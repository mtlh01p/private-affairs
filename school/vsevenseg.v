==> flow/design.v <==
`timescale 1ns / 1ps
module segtoggle(
    input [3:0] a,
    input [3:0] b,
    input clk,
    input rst,
    input sel,
    output reg [6:0] seg_L,
    output reg [3:0] anode_L     
    );
	wire [1:0] seg7_clk;
    wire [7:0] x, res;
	reg [19:0] count;      
    reg [3:0] selnum;
    always@(posedge(clk))
	   if (rst)         
		  count <= 20'b0;
	   else
		  count <= count+1'b1;
	assign seg7_clk = count[19:18];	   
	assign x = (sel) ? {benchNo_10, benchNo_1} : res;
    always @ *          
    begin
        anode_L=4'b1111;        
        case (seg7_clk)    
            	2'd0 :  begin
                        anode_L=4'b1110;
                        selnum = x[3:0];
                    end
            	2'd1 :  begin
                        anode_L=4'b1101;
                        selnum = x[7:4];
                    end
            	2'd2 :  begin
                        anode_L=4'b1111;     
                        selnum = 4'd0;
                    end
            	2'd3 :  begin
                        anode_L=4'b1111;     
                        selnum = 4'd0;
                    end
        endcase
    end
    wire [3:0] benchNo_10= 4'd0;   
    wire [3:0] benchNo_1 = 4'd6;    
    assign res = a * b;
always @*
begin
    case (selnum)
        4'd0 : seg_L = 7'b100_0000;
        4'd1 : seg_L = 7'b111_1001;
        4'd2 : seg_L = 7'b010_0100;
        4'd3 : seg_L = 7'b011_0000;
        4'd4 : seg_L = 7'b001_1001;
        4'd5 : seg_L = 7'b001_0010;
        4'd6 : seg_L = 7'b000_0010;
        4'd7 : seg_L = 7'b111_1000;
        4'd8 : seg_L = 7'b000_0000;
        4'd9 : seg_L = 7'b001_0000;
        4'd10: seg_L = 7'b000_1000;
        4'd11: seg_L = 7'b000_0011;
        4'd12: seg_L = 7'b100_0110;
        4'd13: seg_L = 7'b010_0001;
        4'd14: seg_L = 7'b000_0110;
        4'd15: seg_L = 7'b000_1110;
        default: seg_L = 7'b111_1111;
   endcase
end
endmodule
=== From RTL to reports: segtoggle ===
What the tools print for segtoggle, step after step.
Line numbers count from 1 in the design file above.
Not given: -

* Top module: segtoggle
* Clock input: clk
* Standard-cell library: sky130hd
* Timing corner: tt_025C_1v80

=== Word level ===
Yosys after proc, flatten, opt, wreduce and memory -nomap, before mapping. Enables and synchronous resets that opt folds into registers are not counted as muxes. Memory bits, and registers merged into a memory's read port (data or address), are not among the register bits. Print and check cells are not counted. Equal cells are merged and count once.
Yosys's memory passes give these memory sizes; they may raise the number of words (mostly to a power of two), join words into wider ones and drop unused or constant bits.

* Bits in registers: 20
* Memory bits (read-only): 112
* Memory cells: 1
* Input bits: 11
* Output and inout bits: 11
* Word-level cells: 12

{| class="wikitable"
|+ Memories
! memory !! depth !! bits a word !! rd ports !! write ports !! line !! RTL
|-
| (name not given) || 16 || 7 || 1 || 0 || 49 || <nowiki>case (selnum)</nowiki>
|}

* Add/subtract/negate cells: 1
* Multipliers: 1
* Equality and inequality tests: 3
* Mux-type cells: 3
* Reductions and logical operators: 2

{| class="wikitable"
|+ Operator list
! kind !! count
|-
| 4-bit by 4-bit multiplier with 8-bit output || 1
|-
| 4-bit case mux with 3-bit select || 2
|-
| 20-bit by 1-bit adder with 20-bit output (second input constant) || 1
|-
| 8-bit 2-to-1 mux || 1
|-
| 2-bit equality test (second input constant) || 2
|-
| 2-bit by 1-bit equality test with 1-bit output (second input constant) || 1
|-
| 2-bit logical NOT || 1
|-
| 2-bit OR reduction || 1
|}

=== Longest topological paths ===
Longest topological path by Yosys (ltp), each cell counted once; first at word level (registers and memories cut), then after technology mapping (sequential cells cut; the memories' decode and read muxes count).

* Depth in word-level cells: 3
* ABC_AREA: 1
* Mapped depth: 19
* Gate-level depth less buffers: 19

=== Synthesis result ===
Source: synth_stat.txt of the flow (Yosys; design flattened, memories mapped). It holds for the ABC_AREA given above (unset counts as 0); a run with the other value may have another netlist.

{| class="wikitable"
|+ Cell types
! cell type !! count !! total area (µm²)
|-
| sky130_fd_sc_hd__dfxtp_1 || 20 || 400.384
|-
| sky130_fd_sc_hd__nand2_1 || 74 || 277.766
|-
| sky130_fd_sc_hd__ha_1 || 19 || 237.728
|-
| sky130_fd_sc_hd__inv_1 || 41 || 153.898
|-
| sky130_fd_sc_hd__nor2_1 || 23 || 86.333
|-
| sky130_fd_sc_hd__nand3_1 || 17 || 85.082
|-
| sky130_fd_sc_hd__fa_1 || 4 || 80.077
|-
| sky130_fd_sc_hd__a21oi_1 || 15 || 75.072
|-
| sky130_fd_sc_hd__nor2_4 || 4 || 45.043
|-
| sky130_fd_sc_hd__nand3_2 || 4 || 40.038
|-
| sky130_fd_sc_hd__o21ai_1 || 8 || 40.038
|-
| sky130_fd_sc_hd__nand2_2 || 5 || 31.28
|-
| sky130_fd_sc_hd__nand4_1 || 5 || 31.28
|-
| sky130_fd_sc_hd__o21ai_2 || 3 || 26.275
|-
| sky130_fd_sc_hd__nor2_2 || 4 || 25.024
|-
| sky130_fd_sc_hd__o21ai_0 || 5 || 25.024
|-
| sky130_fd_sc_hd__o31ai_4 || 1 || 21.27
|-
| sky130_fd_sc_hd__inv_2 || 5 || 18.768
|}

Other cell types: 12; their cells: 15.

* Cells in the netlist: 272
* Mapped area: 1810.5 µm²
* Sequential part of the area: 400.4 µm²
* Mapped flip-flops: 20
* Buffers: 4

=== Path before layout ===
Source: OpenSTA report_checks on the synthesized netlist (no wires, ideal clock, input and output delay 20% of the period each), path of least setup slack; recovery checks are left aside. Register names are those of the netlist, which keeps one name where synthesis merged equal registers.

* Path kind: input-to-output
* From: in b[3]
* To: out seg_L[3]
* Clock period: 7820 ps
* Input delay: 1564 ps
* Output delay: 1564 ps
* Time at the first pin: 1564 ps
* Arrival time: 4177 ps
* Data required time: 6256 ps
* Path slack: 2079 ps
* Path delay: 2613 ps
* Stages: 15
* Buffers on the path: 0
* Synthesis period reached: 5741 ps

"path delay" = arrival - input delay + setup time.
At an output port there is no setup time.
"stages": output pins that drive a net of the path, with the launching flip-flop's if there is one; two outputs of one cell count as two.
"synthesis period reached" = period - worst setup slack (recovery checks aside). The figure is calculated, with input and output delays left at 20% of the set period.
Between the ends stands the longest chain of elaborated cells between them, by number of cells; it is not shown to be the way that was timed. Of several equally long chains one is given.
Each line given opens the expression or statement behind the cell; cells for indexed reads and writes are added by Yosys, which also makes memories of some case tables.
The chain passes a memory read, where the word-level depth is cut; so it can be longer than that depth.

* Path through: sky130_fd_sc_hd__nand2_1 > sky130_fd_sc_hd__fa_1 > sky130_fd_sc_hd__fa_1 > sky130_fd_sc_hd__inv_1 > sky130_fd_sc_hd__fa_1 > sky130_fd_sc_hd__xor2_1 > sky130_fd_sc_hd__nand2_1 > sky130_fd_sc_hd__o31ai_4 > sky130_fd_sc_hd__inv_2 > sky130_fd_sc_hd__ha_1 > sky130_fd_sc_hd__inv_1 > sky130_fd_sc_hd__nand2_1 > sky130_fd_sc_hd__o21ai_1 > sky130_fd_sc_hd__nand2_1 > sky130_fd_sc_hd__nand2_1
* Length of the longest elaborated chain: 4
* Elaborated cells between the ends (all ways): 4
* Source lines of those cells: 4
* Classes of those cells: mul: 1; mux: 2; memory: 1

{| class="wikitable"
|+ Ends and longest elaborated chain, post-synthesis
! item !! line !! RTL
|-
| start: declaration || 4 || <nowiki>input [3:0] b,</nowiki>
|-
| 4-bit by 4-bit multiplier with 8-bit output || 46 || <nowiki>assign res = a * b;</nowiki>
|-
| 8-bit 2-to-1 mux || 21 || <nowiki>assign x = (sel) ? {benchNo_10, benchNo_1} : res;</nowiki>
|-
| 4-bit case mux with 3-bit select || 25 || <nowiki>case (seg7_clk)</nowiki>
|-
| memory 16 x 7 bit || 49 || <nowiki>case (selnum)</nowiki>
|-
| end: declaration || 8 || <nowiki>output reg [6:0] seg_L,</nowiki>
|}

Below are 2 stored runs of the flow (Yosys, OpenROAD; platform sky130hd) on segtoggle, each with its settings, unordered. Constraints: input delay and output delay 20% of the set period each, output load 0.01 pF.

=== Flow run A ===
{| class="wikitable"
! Setting !! Value
|-
| period_ns || 3.07
|-
| CORE_UTILIZATION || 62
|-
| PLACE_DENSITY || 0.38
|-
| CORE_MARGIN || 9
|-
| CELL_PAD_IN_SITES_GLOBAL_PLACEMENT || 3
|-
| CELL_PAD_IN_SITES_DETAIL_PLACEMENT || 2
|-
| ABC_AREA || 1
|-
| CAP_MARGIN || 35
|-
| MIN_ROUTING_LAYER || met2
|-
| MAX_ROUTING_LAYER || met5
|-
| SLEW_MARGIN || 20
|}
Not finished: placement ended with error GPL-0301.

=== Flow run B ===
{| class="wikitable"
! Setting !! Value
|-
| period_ns || 8.76
|-
| CORE_UTILIZATION || 57
|-
| SETUP_SLACK_MARGIN || -0.25
|-
| CORE_ASPECT_RATIO || 1.31
|-
| CELL_PAD_IN_SITES_DETAIL_PLACEMENT || 2
|-
| GPL_TIMING_DRIVEN || 0
|-
| SLEW_MARGIN || 40
|-
| MAX_ROUTING_LAYER || met4
|-
| CAP_MARGIN || 20
|-
| CORE_MARGIN || 2
|}
Not finished: placement ended with error DPL-0033.
